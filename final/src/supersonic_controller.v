==> flow/design.v <==
module controller#(
    parameter DisLen = 26,
	parameter TotLen = DisLen + 1
)
(
    input        clk,
    input        rst_n,
    input        start,
    input        pause,       
    input  [4:0] slice_num,   
    input            valid,
	input            fail,    
    input [DisLen:0] distance,
    input            triggerSuc,
    output           trigger,     
    output       move,
    output       back,
    input        cut_end,
    output       cut,
    output       finish,
    output	 [3:0]  state_o,
    output  [21:0] stable_cnt_o,
    output  [DisLen:0] location_o,
    output  smallornot_o
);
    localparam IDLE     = 4'd0;
    localparam INIT_TRI = 4'd1;
    localparam INIT_MEA = 4'd2;
    localparam TRIGGER  = 4'd3;
    localparam MEASURE  = 4'd4;
    localparam CUT      = 4'd5;
    localparam PAUSE    = 4'd6;
    localparam BACK_TRI = 4'd7;
    localparam BACK     = 4'd8;
	 localparam spacing  = 22'd2500000;
	 localparam triggerTime = 9'd500;
    reg trigger_cur;
    reg trigger_nxt;
    reg move_cur;
    reg move_nxt;
    reg cut_cur;
    reg cut_nxt;
    reg finish_cur;
    reg finish_nxt;
    reg back_cur;
    reg back_nxt;
    reg  [3:0] state_cur;
    reg  [3:0] state_nxt;
    reg  [3:0] stateTem_cur;   
    reg  [3:0] stateTem_nxt;
    reg unsigned [DisLen:0] length_cur;
    reg unsigned [DisLen:0] length_nxt;
    reg unsigned [DisLen:0] segment_cur;
    reg unsigned [DisLen:0] segment_nxt;
    reg unsigned [DisLen:0] location_cur;   
    reg unsigned [DisLen:0] location_nxt;
    reg  [4:0] counter;
    reg  [4:0] counter_nxt;
	 reg [21:0] stable_counter;
    reg [21:0] stable_counter_nxt;
	 reg  [8:0] trigger_counter;
	 reg  [8:0] trigger_counter_nxt;
	 assign state_o = state_cur;
	 assign stable_cnt_o = stable_counter;
	 assign location_o = location_cur;
	 assign smallornot_o = (distance < (location_cur - segment_cur));
    assign trigger = trigger_cur;
    assign move = move_cur;
    assign cut = cut_cur;
    assign finish = finish_cur;
    assign back = back_cur;
    always @ ( * ) begin
        state_nxt    = state_cur;
        stateTem_nxt = stateTem_cur;
        move_nxt     = 1'b0;
        cut_nxt      = 1'b0;
        length_nxt   = length_cur;
        location_nxt = location_cur;
        counter_nxt  = counter;
        finish_nxt   = 1'b0;
        back_nxt     = 1'b0;
        case(state_cur)
            IDLE: begin
                if(pause) begin
                    state_nxt = PAUSE;
                    stateTem_nxt = IDLE;
                end
                else begin
                    stateTem_nxt = stateTem_cur;
                    if(start) begin
                        state_nxt = INIT_TRI;
                    end
                    else begin
                        state_nxt = IDLE;
                    end
                end
            end
            INIT_TRI: begin
                if (pause) begin
                    state_nxt = PAUSE;
                    stateTem_nxt = INIT_TRI;
                end
                else begin
                    stateTem_nxt = stateTem_cur;
                    if(triggerSuc) begin
                        state_nxt = INIT_MEA;
                    end
                    else begin
                        state_nxt = INIT_TRI;
                    end
                end
            end
            INIT_MEA: begin
                if (pause) begin
                    state_nxt = PAUSE;
                    stateTem_nxt = INIT_TRI;
                    length_nxt = length_cur;
                    location_nxt = location_cur;
                end
                else begin
                    stateTem_nxt = stateTem_cur;
					     if (fail) begin
						      state_nxt = INIT_TRI;
                        length_nxt = length_cur;
                        location_nxt = location_cur;
					     end
                    else if(valid) begin
                        state_nxt = TRIGGER;
                        length_nxt = distance;
                        location_nxt = distance;
                    end
                    else begin
                        state_nxt = INIT_MEA;
                        length_nxt = length_cur;
                        location_nxt = location_cur;
                    end
                end
            end
            TRIGGER: begin
                if (pause) begin
                    state_nxt = PAUSE;
                    stateTem_nxt = TRIGGER;
                    move_nxt = 1'b0;
                end
                else begin
                    stateTem_nxt = stateTem_cur;
						  move_nxt = 1'b1;
                    if(triggerSuc) begin
                        state_nxt = MEASURE;
                    end
                    else begin
                        state_nxt = TRIGGER;
                    end
                end
            end
            MEASURE: begin
                if (pause) begin
                    state_nxt = PAUSE;
                    stateTem_nxt = TRIGGER;
                    move_nxt = 1'b0;
                    cut_nxt = 1'b0;
                    counter_nxt = counter;
                end
                else begin
                    stateTem_nxt = stateTem_cur;
					     if (fail) begin
						      move_nxt = 1'b0;
                        cut_nxt = 1'b0;
                        state_nxt = TRIGGER;
                        counter_nxt = counter;
					     end
                    else if(valid) begin
                        if( distance < (location_cur - segment_cur))begin
									 move_nxt = 1'b0;
                            cut_nxt = 1'b1;
                            state_nxt = CUT;
                            counter_nxt = counter + 5'd1;
                        end
                        else begin
								    move_nxt = 1'b1;
                            cut_nxt = 1'b0;
                            state_nxt = TRIGGER;
                            counter_nxt = counter;
                        end
                    end
                    else begin
                        move_nxt = 1'b1;
                        cut_nxt = 1'b0;
                        state_nxt = MEASURE;
                        counter_nxt = counter;
                    end
                end
            end
            CUT: begin
                if (pause) begin
                    state_nxt = PAUSE;
                    stateTem_nxt = CUT;
                    cut_nxt = 1'b0;
                    counter_nxt = counter;
                    location_nxt = location_cur;
                end
                else begin
                    stateTem_nxt = stateTem_cur;
                    if(cut_end) begin
                        cut_nxt = 1'b0;
                        location_nxt = location_cur - segment_cur;
                        if(counter == slice_num - 1) begin
                            state_nxt = BACK_TRI;
                            counter_nxt = 5'd0;
                        end
                        else begin
                            state_nxt = TRIGGER;
                            counter_nxt = counter;
                        end
                    end
                    else begin
                        state_nxt = CUT;
                        cut_nxt = 1'b1;
                        counter_nxt = counter;
                        location_nxt = location_cur;
                    end
                end
            end
            PAUSE: begin
                if(pause) begin
                    state_nxt = stateTem_cur;
                end
                else begin
                    state_nxt = PAUSE;
                end
            end
            BACK_TRI: begin
                if (pause) begin
                    state_nxt = PAUSE;
                    stateTem_nxt = BACK_TRI;
                    move_nxt = 1'b0;
                    back_nxt = 1'b0;
                end
                else begin
                    stateTem_nxt = stateTem_cur;
						  move_nxt = 1'b1;
                    if(triggerSuc) begin
                        state_nxt = BACK;
                        back_nxt = 1'b1;
                    end
                    else begin
                        state_nxt = BACK_TRI;
                        back_nxt = 1'b0;
                    end
                end
            end
            BACK: begin
                if (pause) begin
                    state_nxt = PAUSE;
                    stateTem_nxt = BACK_TRI;
                    move_nxt = 1'b0;
                    back_nxt = 1'b0;
                    finish_nxt = 1'b0;
                end
                else begin
                    stateTem_nxt = stateTem_cur;
				        if(fail) begin
						      move_nxt = 1'b0;
                        state_nxt = BACK_TRI;
                        finish_nxt = 1'b0;
                        back_nxt = 1'b0;
				        end
                    else if(valid) begin
						      back_nxt = 1'b0;
                        if( distance >= length_cur)begin 
                            state_nxt = IDLE;
                            finish_nxt = 1'b1;
									 move_nxt = 1'b0;
                        end
                        else begin
                            state_nxt = BACK_TRI;
                            finish_nxt = 1'b0;
                            move_nxt = 1'b1;									 
                        end
                    end
                    else begin
                        move_nxt = 1'b1;
                        state_nxt = BACK;
                        finish_nxt = 1'b0;
                        back_nxt = 1'b1;
                    end
                end
            end
        endcase
    end
    always @ ( * ) begin
        trigger_nxt = 1'b0;
        case(state_cur)
            INIT_TRI: begin
				if (pause) begin
					trigger_nxt = 1'b0;
				end
				else begin
					if (~triggerSuc) begin
						if((stable_counter >= spacing) && (trigger_counter < triggerTime)) begin
					    	trigger_nxt = 1'b1;
					    end
						else begin
							trigger_nxt = 1'b0;
						end
					end
					else begin
						trigger_nxt = 1'b0;
					end
				end
            end
            TRIGGER: begin
                if (pause) begin
					trigger_nxt = 1'b0;
				end
				else begin
					if (~triggerSuc) begin
						if((stable_counter >= spacing) && (trigger_counter < triggerTime))begin
							trigger_nxt = 1'b1;
						end
						else begin
							trigger_nxt = 1'b0;
						end
					end
					else begin
						trigger_nxt = 1'b0;
					end
				end
            end
            BACK_TRI: begin
                if (pause) begin
					trigger_nxt = 1'b0;
				end
				else begin
					if (~triggerSuc) begin
						if((stable_counter >= spacing) && (trigger_counter < triggerTime))begin
							trigger_nxt = 1'b1;
						end
						else begin
							trigger_nxt = 1'b0;
						end
					end
					else begin
						trigger_nxt = 1'b0;
					end
				end
            end
				default: trigger_nxt = 1'b0;
        endcase
    end
    always @ ( * ) begin
		if (pause) begin
		    segment_nxt = segment_cur;
		end
        else if(state_cur == INIT_MEA && valid) begin
            if (slice_num[4] == 1'b1)begin
                segment_nxt = {4'b0000,distance[DisLen:4]};
                end
            else if (slice_num[3] == 1'b1)begin
                segment_nxt = {3'b000,distance[DisLen:3]};
            end
            else if (slice_num[2] == 1'b1)begin
                segment_nxt = {2'b00,distance[DisLen:2]};
            end
            else if (slice_num[1] == 1'b1)begin
                segment_nxt = {1'b0,distance[DisLen:1]};
            end
			else begin
				segment_nxt = segment_cur;
			end
        end
        else begin
            segment_nxt = segment_cur;
        end
    end
	always @ ( * ) begin
	    stable_counter_nxt = 22'd0;
        case(state_cur)
            INIT_TRI: begin
                if (pause) begin
					     stable_counter_nxt = 22'd0;
				    end
				    else begin
					    if (~triggerSuc) begin
						    if(stable_counter < spacing) begin
							    stable_counter_nxt = stable_counter + 22'd1;
						    end
						    else begin
                                stable_counter_nxt = spacing;
						    end
					    end
					    else begin
						    stable_counter_nxt = 22'd0;
					    end
				    end
            end
            TRIGGER: begin
                if (pause) begin
					stable_counter_nxt = 22'd0;
				end
				else begin
					if (~triggerSuc) begin
						if(stable_counter < spacing) begin
							stable_counter_nxt = stable_counter + 22'd1;
						end
						else begin
							stable_counter_nxt = spacing;
						end
					end
					else begin
						stable_counter_nxt = 22'd0;
					end
				end
            end
            BACK_TRI: begin
               if (pause) begin
					stable_counter_nxt = 22'd0;
				end
				else begin
					if (~triggerSuc) begin
						if(stable_counter < spacing) begin
							stable_counter_nxt = stable_counter + 22'd1;
						end
						else begin
							stable_counter_nxt = spacing;
						end
					end
					else begin
						stable_counter_nxt = 22'd0;
					end
				end
            end
				default: stable_counter_nxt = 22'd0;
        endcase
	end
	always @ ( * ) begin
	    trigger_counter_nxt = 9'd0;
        case(state_cur)
            INIT_TRI: begin
                if (pause) begin
					trigger_counter_nxt = 9'd0;
				end
				else if (triggerSuc) begin
                    trigger_counter_nxt = 9'd0;
				end
				else if (trigger) begin
				    trigger_counter_nxt = trigger_counter + 9'd1;
				end
				else begin
				    trigger_counter_nxt = 9'd0;
				end
            end
            TRIGGER: begin
                if (pause) begin
					trigger_counter_nxt = 9'd0;
				end
				else if (triggerSuc) begin
                    trigger_counter_nxt = 9'd0;
				end
				else if (trigger) begin
				    trigger_counter_nxt = trigger_counter + 9'd1;
				end
				else begin
				    trigger_counter_nxt = 9'd0;
				end
            end
			BACK_TRI: begin
                if (pause) begin
					trigger_counter_nxt = 9'd0;
				end
				else if (triggerSuc) begin
                    trigger_counter_nxt = 9'd0;
				end
				else if (trigger) begin
				    trigger_counter_nxt = trigger_counter + 9'd1;
				end
				else begin
				    trigger_counter_nxt = 9'd0;
				end
            end
            default: trigger_counter_nxt = 9'd0;
        endcase
	end
    always @(posedge clk or negedge rst_n) begin
        if (~rst_n) begin
            trigger_cur     <= 1'b0;
            state_cur       <= 3'd0;
            stateTem_cur    <= 3'd0;
            move_cur        <= 1'b0;
            cut_cur         <= 1'b0;
            length_cur     <= {TotLen{1'b0}};
            segment_cur    <= {TotLen{1'b0}};
            location_cur   <= {TotLen{1'b0}};
            counter         <= 5'd0;
            finish_cur      <= 1'b0;
            back_cur        <= 1'b0;
			   stable_counter  <= 22'd0;
			   trigger_counter <= 9'd0;
        end
        else begin
            trigger_cur     <= trigger_nxt;
            state_cur       <= state_nxt;
            stateTem_cur    <= stateTem_nxt;
            move_cur        <= move_nxt;
            cut_cur         <= cut_nxt;
            length_cur      <= length_nxt;
            segment_cur     <= segment_nxt;
            location_cur    <= location_nxt;
            counter         <= counter_nxt;
            finish_cur      <= finish_nxt;
            back_cur        <= back_nxt;
			   stable_counter  <= stable_counter_nxt;
			   trigger_counter <= trigger_counter_nxt;
        end
    end
endmodule
module supersonic#(
    parameter DisLen = 26,
	 parameter TotLen = DisLen + 1
)
(
    input             clk,
    input             rst_n,
    input             trigger,    
    input             echo,       
    output            valid,
    output            triggerSuc,
    output [DisLen:0] distance,   
	output            fail,	      
	output            superState
);
    reg  [DisLen:0] distance_cur;
    reg  [DisLen:0] distance_nxt;
    reg  valid_cur;
    reg  valid_nxt;
	reg  triggerSuc_cur;
    reg  triggerSuc_nxt;
	reg  fail_cur;
	reg  fail_nxt;
    reg  state_cur;   
    reg  state_nxt;
    reg  prev_echo_cur;
    wire prev_echo_nxt;  
    assign valid      = valid_cur;
    assign distance   = distance_cur;
    assign triggerSuc = triggerSuc_cur;
	assign fail       = fail_cur;
	assign superState = state_cur;
	assign prev_echo_nxt = echo;
    always @ ( * ) begin
        distance_nxt    = distance_cur;
        state_nxt       = state_cur;
        valid_nxt       = 1'b0;
        triggerSuc_nxt  = 1'b0;
		  fail_nxt        = 1'b0;
        case (state_cur)
            1'b0: begin
				if (echo)begin
                    state_nxt       = 1'b1;
                    distance_nxt    = {TotLen{1'b0}};
                    triggerSuc_nxt  = 1'b1;
                end
                else begin
                    state_nxt       = state_cur;
                    distance_nxt    = {TotLen{1'b0}};
                    triggerSuc_nxt  = 1'b0;
                end
            end
            1'b1: begin
                triggerSuc_nxt = 1'b0;
                if (distance_cur != {TotLen{1'b1}})begin
					distance_nxt= distance_cur + {{DisLen{1'b0}},1'b1};
					fail_nxt    = 1'b0; 
                    if (  ~echo)begin
                        state_nxt   = 1'b0;
                        valid_nxt   = 1'b1;
                    end
                    else begin
                        state_nxt   = 1'b1;
                        valid_nxt   = 1'b0;
                    end
                end
                else begin
					fail_nxt    = 1'b1; 
                    distance_nxt= {TotLen{1'b0}};
                    state_nxt   = 1'b0;
                    valid_nxt   = 1'b0;
                end
            end
        endcase
    end
    always @(posedge clk or negedge rst_n) begin
        if (~rst_n) begin
			   prev_echo_cur  <= 1'b0;
            state_cur      <= 1'b0;
            valid_cur      <= 1'b0;
            distance_cur   <= {TotLen{1'b0}};
            triggerSuc_cur <= 1'b0;
			   fail_cur       <= 1'b0;
        end
        else begin
			   prev_echo_cur  <= prev_echo_nxt;
            state_cur      <= state_nxt;
            valid_cur      <= valid_nxt;
            distance_cur   <= distance_nxt;
            triggerSuc_cur <= triggerSuc_nxt;
			   fail_cur       <= fail_nxt;
        end
    end
endmodule
module supersonic_controller(
    input       clk,
    input       rst_n,
    input       start_i,
    input       pause_i,
    input [4:0] slice_num_i,
    output      move_o,
    output      back_o,
    input       cut_end_i,
    output      cut_o,
    input       echo_i,
    output      finish_o
);
    wire trigger, triggerSuc;
    wire valid;
    wire [31:0] distance;
    supersonic supersonic0(
		.clk        (clk),
		.rst_n      (rst_n),
		.trigger    (trigger),
		.echo       (echo_i),
		.valid      (valid),
        .triggerSuc (triggerSuc),
		.distance   (distance)
    );
    controller controller0(
		.clk        (clk),
		.rst_n      (rst_n),
		.start      (start_i),
		.pause      (pause_i),
		.slice_num  (slice_num_i),
		.valid      (valid),
		.distance   (distance),
		.triggerSuc (triggerSuc),
		.trigger    (trigger),
		.move       (move_o),
        .back       (back_o),
		.cut_end    (cut_end_i),
		.cut        (cut_o),
        .finish     (finish_o)    
    );
endmodule
=== From RTL to reports: supersonic_controller ===
What the tools print for supersonic_controller, step after step.
Line numbers count from 1 in the design file above.
Cell names lack the library's common part.
Not given: n/a

* Top module: supersonic_controller
* Clock input: clk
* Cell library: sky130hd
* Timing corner: tt_025C_1v80

=== Elaborated design ===
Source: Yosys, flattened and elaborated, memories not mapped. Widths are those after wreduce. Registers that Yosys merges into a memory's read port (data or address) are not register bits. Print and check cells do not count. Equal cells are merged and count once.

* Input port bits: 11
* Word-level cells: 149
* Register bits after elaboration: 128
* Output and inout bits: 4

* Order comparisons: 2
* Eq/ne operators: 25
* Bitwise logic cells: 3
* Add/subtract/negate cells: 4
* Mux-type cells: 85
* Reduce/logical cells: 16

{| class="wikitable"
|+ Operators with widths
! operator !! count
|-
| two-way mux 27 bit || 10
|-
| parallel mux 27 bit (select 2 bit) || 2
|-
| two-way mux 4 bit || 21
|-
| parallel mux 4 bit (select 9 bit) || 1
|-
| two-way mux 5 bit || 7
|-
| equality test 5 x 32 -> 1 bit || 1
|-
| two-way mux 1 bit || 31
|-
| adder 27 x 1 -> 27 bit (second input constant) || 1
|-
| subtractor 27 bit || 1
|-
| >= comparator 27 bit || 1
|-
| < comparator 27 bit || 1
|-
| inequality test 27 bit (second input constant) || 1
|-
| inequality test 2 bit (second input constant) || 10
|-
| parallel mux 4 bit (select 5 bit) || 1
|-
| equality test 4 x 3 -> 1 bit (second input constant) || 4
|-
| AND reduction 6 bit || 2
|-
| two-way mux 3 bit || 4
|-
| inequality test 2 x 1 -> 1 bit (second input constant) || 5
|-
| parallel mux 5 bit (select 2 bit) || 1
|-
| parallel mux 1 bit (select 2 bit) || 5
|-
| nonzero test 9 bit || 1
|-
| OR reduction 2 bit || 4
|-
| equality test 4 x 2 -> 1 bit (second input constant) || 2
|-
| AND reduction 8 bit || 1
|-
| nonzero test 8 bit || 1
|-
| subtractor 5 x 1 -> 6 bit (second input constant) || 1
|-
| adder 5 x 1 -> 5 bit (second input constant) || 1
|-
| nonzero test 2 bit || 2
|}

Not listed: further kinds 10, cells in them 12.

=== Longest topological paths ===
Longest topological path by Yosys (ltp), each cell counted once; first at word level (registers and memories cut), then after technology mapping (sequential cells cut; the memories' decode and read muxes count).

* Depth in word-level cells: 7
* ABC_AREA: 1
* Depth in mapped cells: 30
* Mapped depth without buffers: 30

=== After synthesis ===
The flow's flattened synthesis, as Yosys stat reports it; memories are mapped. The netlist is that of the ABC_AREA named above (0 if unset); the other value can give another one.
The area totals of this step are shown rounded.

{| class="wikitable"
|+ Cell types
! cell type !! count
|-
| dfrtp_1 || 99
|-
| nand2_1 || 279
|-
| ha_1 || 54
|-
| inv_1 || 136
|-
| o21ai_0 || 96
|-
| nor2_1 || 98
|-
| a21oi_1 || 48
|-
| nand3_1 || 47
|-
| o221ai_1 || 22
|-
| xor2_1 || 21
|-
| xnor2_1 || 18
|-
| nor3_2 || 11
|-
| nand4_1 || 14
|-
| clkbuf_1 || 20
|-
| nor3_1 || 15
|-
| a21o_1 || 7
|-
| nor2_4 || 4
|-
| nand3_2 || 4
|}

Other cell types: 32; their cells: 72.

* Mapped cells: 1065
* Flip-flop cells: 99
* Cell area after synthesis: 7600 sq um

=== Path before layout ===
Source: OpenSTA report_checks on the synthesized netlist (no wires, ideal clock, input and output delay 20% of the period each), path of least setup slack; recovery checks are left aside. Register names are those of the netlist, which keeps one name where synthesis merged equal registers.

* Path type: register -> register
* Start point: register controller0.location_cur[0]
* End point: register controller0.state_cur[1]
* Setup slack: 5742 ps
* Path delay: 3008 ps
* Arrival time: 2895 ps
* Time at the first pin: 0 ps
* Data required time: 8637 ps
* Driving pins on the path: 27
* Library setup time: 113 ps
* Clock period: 8750 ps
* Synthesis period reached: 3008 ps

"path delay" is the arrival time less input delay plus setup time.
"driving pins on the path": output pins that drive a net of the path, with the launching flip-flop's if there is one; two outputs of one cell count as two.
"synthesis period reached" = period - worst setup slack (recovery checks aside). The figure is calculated, with input and output delays left at 20% of the set period.
Between the ends stands the longest chain of elaborated cells between them, by number of cells; it is not shown to be the way that was timed. Of several equally long chains one is given.
Each line given opens the expression or statement behind the cell; cells for indexed reads and writes are added by Yosys, which also makes memories of some case tables.

* Cells stage by stage: dfrtp_1 -> inv_1 -> ha_1 -> inv_1 -> fa_1 -> nand3_1 -> nand2_1 -> nand3_1 -> nand2_1 -> nand2_1 -> nand2_1 -> nand4_1 -> nand3_1 -> nand2_1 -> inv_1 -> ha_1 -> a21o_1 -> nor2_1 -> nand2_1 -> a21oi_1 -> nand2_1 -> nand2_1 -> nand2_1 -> nand2_1 -> nand3_1 -> nand2_1 -> inv_1
* Length of the longest elaborated chain: 7
* Elaborated cells on any way between the ends: 7
* Those cells by class: add/sub (1); compare (1); mux (5)

{| class="wikitable"
|+ Ends and longest elaborated chain, post-synthesis
! element !! RTL line !! RTL
|-
| start: declaration || 55 || <nowiki>reg unsigned [DisLen:0] location_cur;</nowiki>
|-
| start: assignment || 493 || <nowiki>location_cur   <= {TotLen{1'b0}};</nowiki>
|-
| start: assignment || 508 || <nowiki>location_cur    <= location_nxt;</nowiki>
|-
| subtractor 27 bit || 173 || <nowiki>if( distance < (location_cur - segment_cur))begin</nowiki>
|-
| < comparator 27 bit || 173 ||
|-
| two-way mux 3 bit || 173 ||
|-
| two-way mux 4 bit || 172 || <nowiki>else if(valid) begin</nowiki>
|-
| two-way mux 4 bit || 166 || <nowiki>if (fail) begin</nowiki>
|-
| two-way mux 4 bit || 157 || <nowiki>if (pause) begin</nowiki>
|-
| parallel mux 4 bit (select 9 bit) || 82 || <nowiki>case(state_cur)</nowiki>
|-
| end: assignment || 487 || <nowiki>state_cur       <= 3'd0;</nowiki>
|-
| end: assignment || 502 || <nowiki>state_cur       <= state_nxt;</nowiki>
|-
| end: declaration || 47 || <nowiki>reg  [3:0] state_cur;</nowiki>
|}

=== Timing after layout ===
Path of least setup slack in the final report of run 1 (OpenROAD, finished layout, wires in). Where an end is a register, its clock arrival counts in the times.
The path's times are printed in steps of 10 ps; the period is the one set.

* Path type: register -> register
* Start point: register controller0.location_cur[5]
* End point: register controller0.state_cur[2]
* Setup slack: 470 ps
* Data required time: 4500 ps
* Clock period: 4240 ps
* Library setup time: 100 ps
* Time at the first pin: 370 ps
* Arrival time: 4030 ps
* Driving pins on the path: 21

Between the ends stands the longest chain of elaborated cells between them, by number of cells; it is not shown to be the way that was timed. Of several equally long chains one is given.

* Cells stage by stage: dfrtp_1 -> ha_1 -> a21oi_1 -> o21ai_0 -> nand2_1 -> nand2_1 -> nand2_1 -> nand3_1 -> xnor2_1 -> ha_1 -> nand2_1 -> nor2_1 -> nand4_1 -> nor2_1 -> nand2_1 -> nand2_1 -> nand3_1 -> nand2_1 -> nand3_1 -> nand2_1 -> inv_1
* Length of the longest elaborated chain: 7
* Elaborated cells on any way between the ends: 7
* Those cells by class: add/sub (1); compare (1); mux (5)

{| class="wikitable"
|+ Ends and longest elaborated chain, after layout
! element !! RTL line !! RTL
|-
| start: declaration || 55 || <nowiki>reg unsigned [DisLen:0] location_cur;</nowiki>
|-
| start: assignment || 493 || <nowiki>location_cur   <= {TotLen{1'b0}};</nowiki>
|-
| start: assignment || 508 || <nowiki>location_cur    <= location_nxt;</nowiki>
|-
| subtractor 27 bit || 173 || <nowiki>if( distance < (location_cur - segment_cur))begin</nowiki>
|-
| < comparator 27 bit || 173 ||
|-
| two-way mux 3 bit || 173 ||
|-
| two-way mux 4 bit || 172 || <nowiki>else if(valid) begin</nowiki>
|-
| two-way mux 4 bit || 166 || <nowiki>if (fail) begin</nowiki>
|-
| two-way mux 4 bit || 157 || <nowiki>if (pause) begin</nowiki>
|-
| parallel mux 4 bit (select 9 bit) || 82 || <nowiki>case(state_cur)</nowiki>
|-
| end: assignment || 487 || <nowiki>state_cur       <= 3'd0;</nowiki>
|-
| end: assignment || 502 || <nowiki>state_cur       <= state_nxt;</nowiki>
|-
| end: declaration || 47 || <nowiki>reg  [3:0] state_cur;</nowiki>
|}

Add stored flow runs of supersonic_controller

2 stored runs of supersonic_controller in the flow (synthesis by Yosys, layout by OpenROAD, sky130hd cells), in arbitrary order. Constraints: input delay and output delay 20% of the set period each, output load 0.01 pF.
"period reached" means the clock period less the worst setup slack. The figure is calculated, with input and output delays left at 20% of the set period.
"allowed time less slack (worst setup path)" is the time allowed to the run's worst setup path (the clock period less input and output delay, where it has them) less its slack. Clock arrival times count: a late capture clock shortens it, a late launch clock lengthens it.
By "total power of the final layout" is meant OpenSTA's value without simulated activity: inputs other than the clock are taken to toggle once in ten clock periods, and the tool carries that through the logic.
"allowed time less slack (worst setup path)" is known to 10 ps.
The measured numbers are rounded.

=== Run 1 ===
{| class="wikitable"
! Setting !! Value
|-
| period_ns || 4.24
|-
| CORE_UTILIZATION || 39
|-
| PLACE_DENSITY || 0.77
|-
| CELL_PAD_IN_SITES_DETAIL_PLACEMENT || 1
|-
| TNS_END_PERCENT || 75
|-
| ABC_AREA || 1
|-
| GPL_TIMING_DRIVEN || 1
|-
| GPL_ROUTABILITY_DRIVEN || 0
|-
| MIN_ROUTING_LAYER || met1
|-
| MAX_ROUTING_LAYER || met5
|-
| CAP_MARGIN || 20
|-
| CORE_MARGIN || 2
|-
| SLEW_MARGIN || 20
|-
! Result !! Value
|-
| Utilization after layout || 44%
|-
| Die area || 21000 sq um
|-
| Allowed time less slack (worst setup path) || 3770 ps
|-
| Class of the worst setup path || register -> register
|-
| Chip area in the Yosys report || 7600 sq um
|-
| Setup TNS || 0 ps
|-
| Total power of the final layout || 2.1 mW
|-
| Standard-cell area of the final layout || 8300 sq um
|-
| Worst setup slack after layout || 470 ps
|-
| Period reached || 3771 ps
|}

=== Run 2 ===
{| class="wikitable"
! Setting !! Value
|-
| period_ns || 7.18
|-
| CORE_UTILIZATION || 63
|-
| SETUP_SLACK_MARGIN || 0.42
|-
| PLACE_DENSITY_LB_ADDON || 0.21
|-
| CORE_ASPECT_RATIO || 0.83
|-
| CORE_MARGIN || 3
|-
| CELL_PAD_IN_SITES_DETAIL_PLACEMENT || 1
|-
| TNS_END_PERCENT || 30
|-
| GPL_ROUTABILITY_DRIVEN || 0
|-
| CAP_MARGIN || 5
|-
| MAX_ROUTING_LAYER || met5
|-
| SLEW_MARGIN || 20
|-
! Result !! Value
|-
| Chip area in the Yosys report || 7100 sq um
|-
| Utilization after layout || 70%
|-
| Total power of the final layout || 1.2 mW
|-
| Setup TNS || 0 ps
|-
| Period reached || 5436 ps
|-
| Die area || 13000 sq um
|-
| Allowed time less slack (worst setup path) || 5440 ps
|-
| Class of the worst setup path || register -> register
|-
| Worst setup slack after layout || 1700 ps
|-
| Standard-cell area of the final layout || 7600 sq um
|}
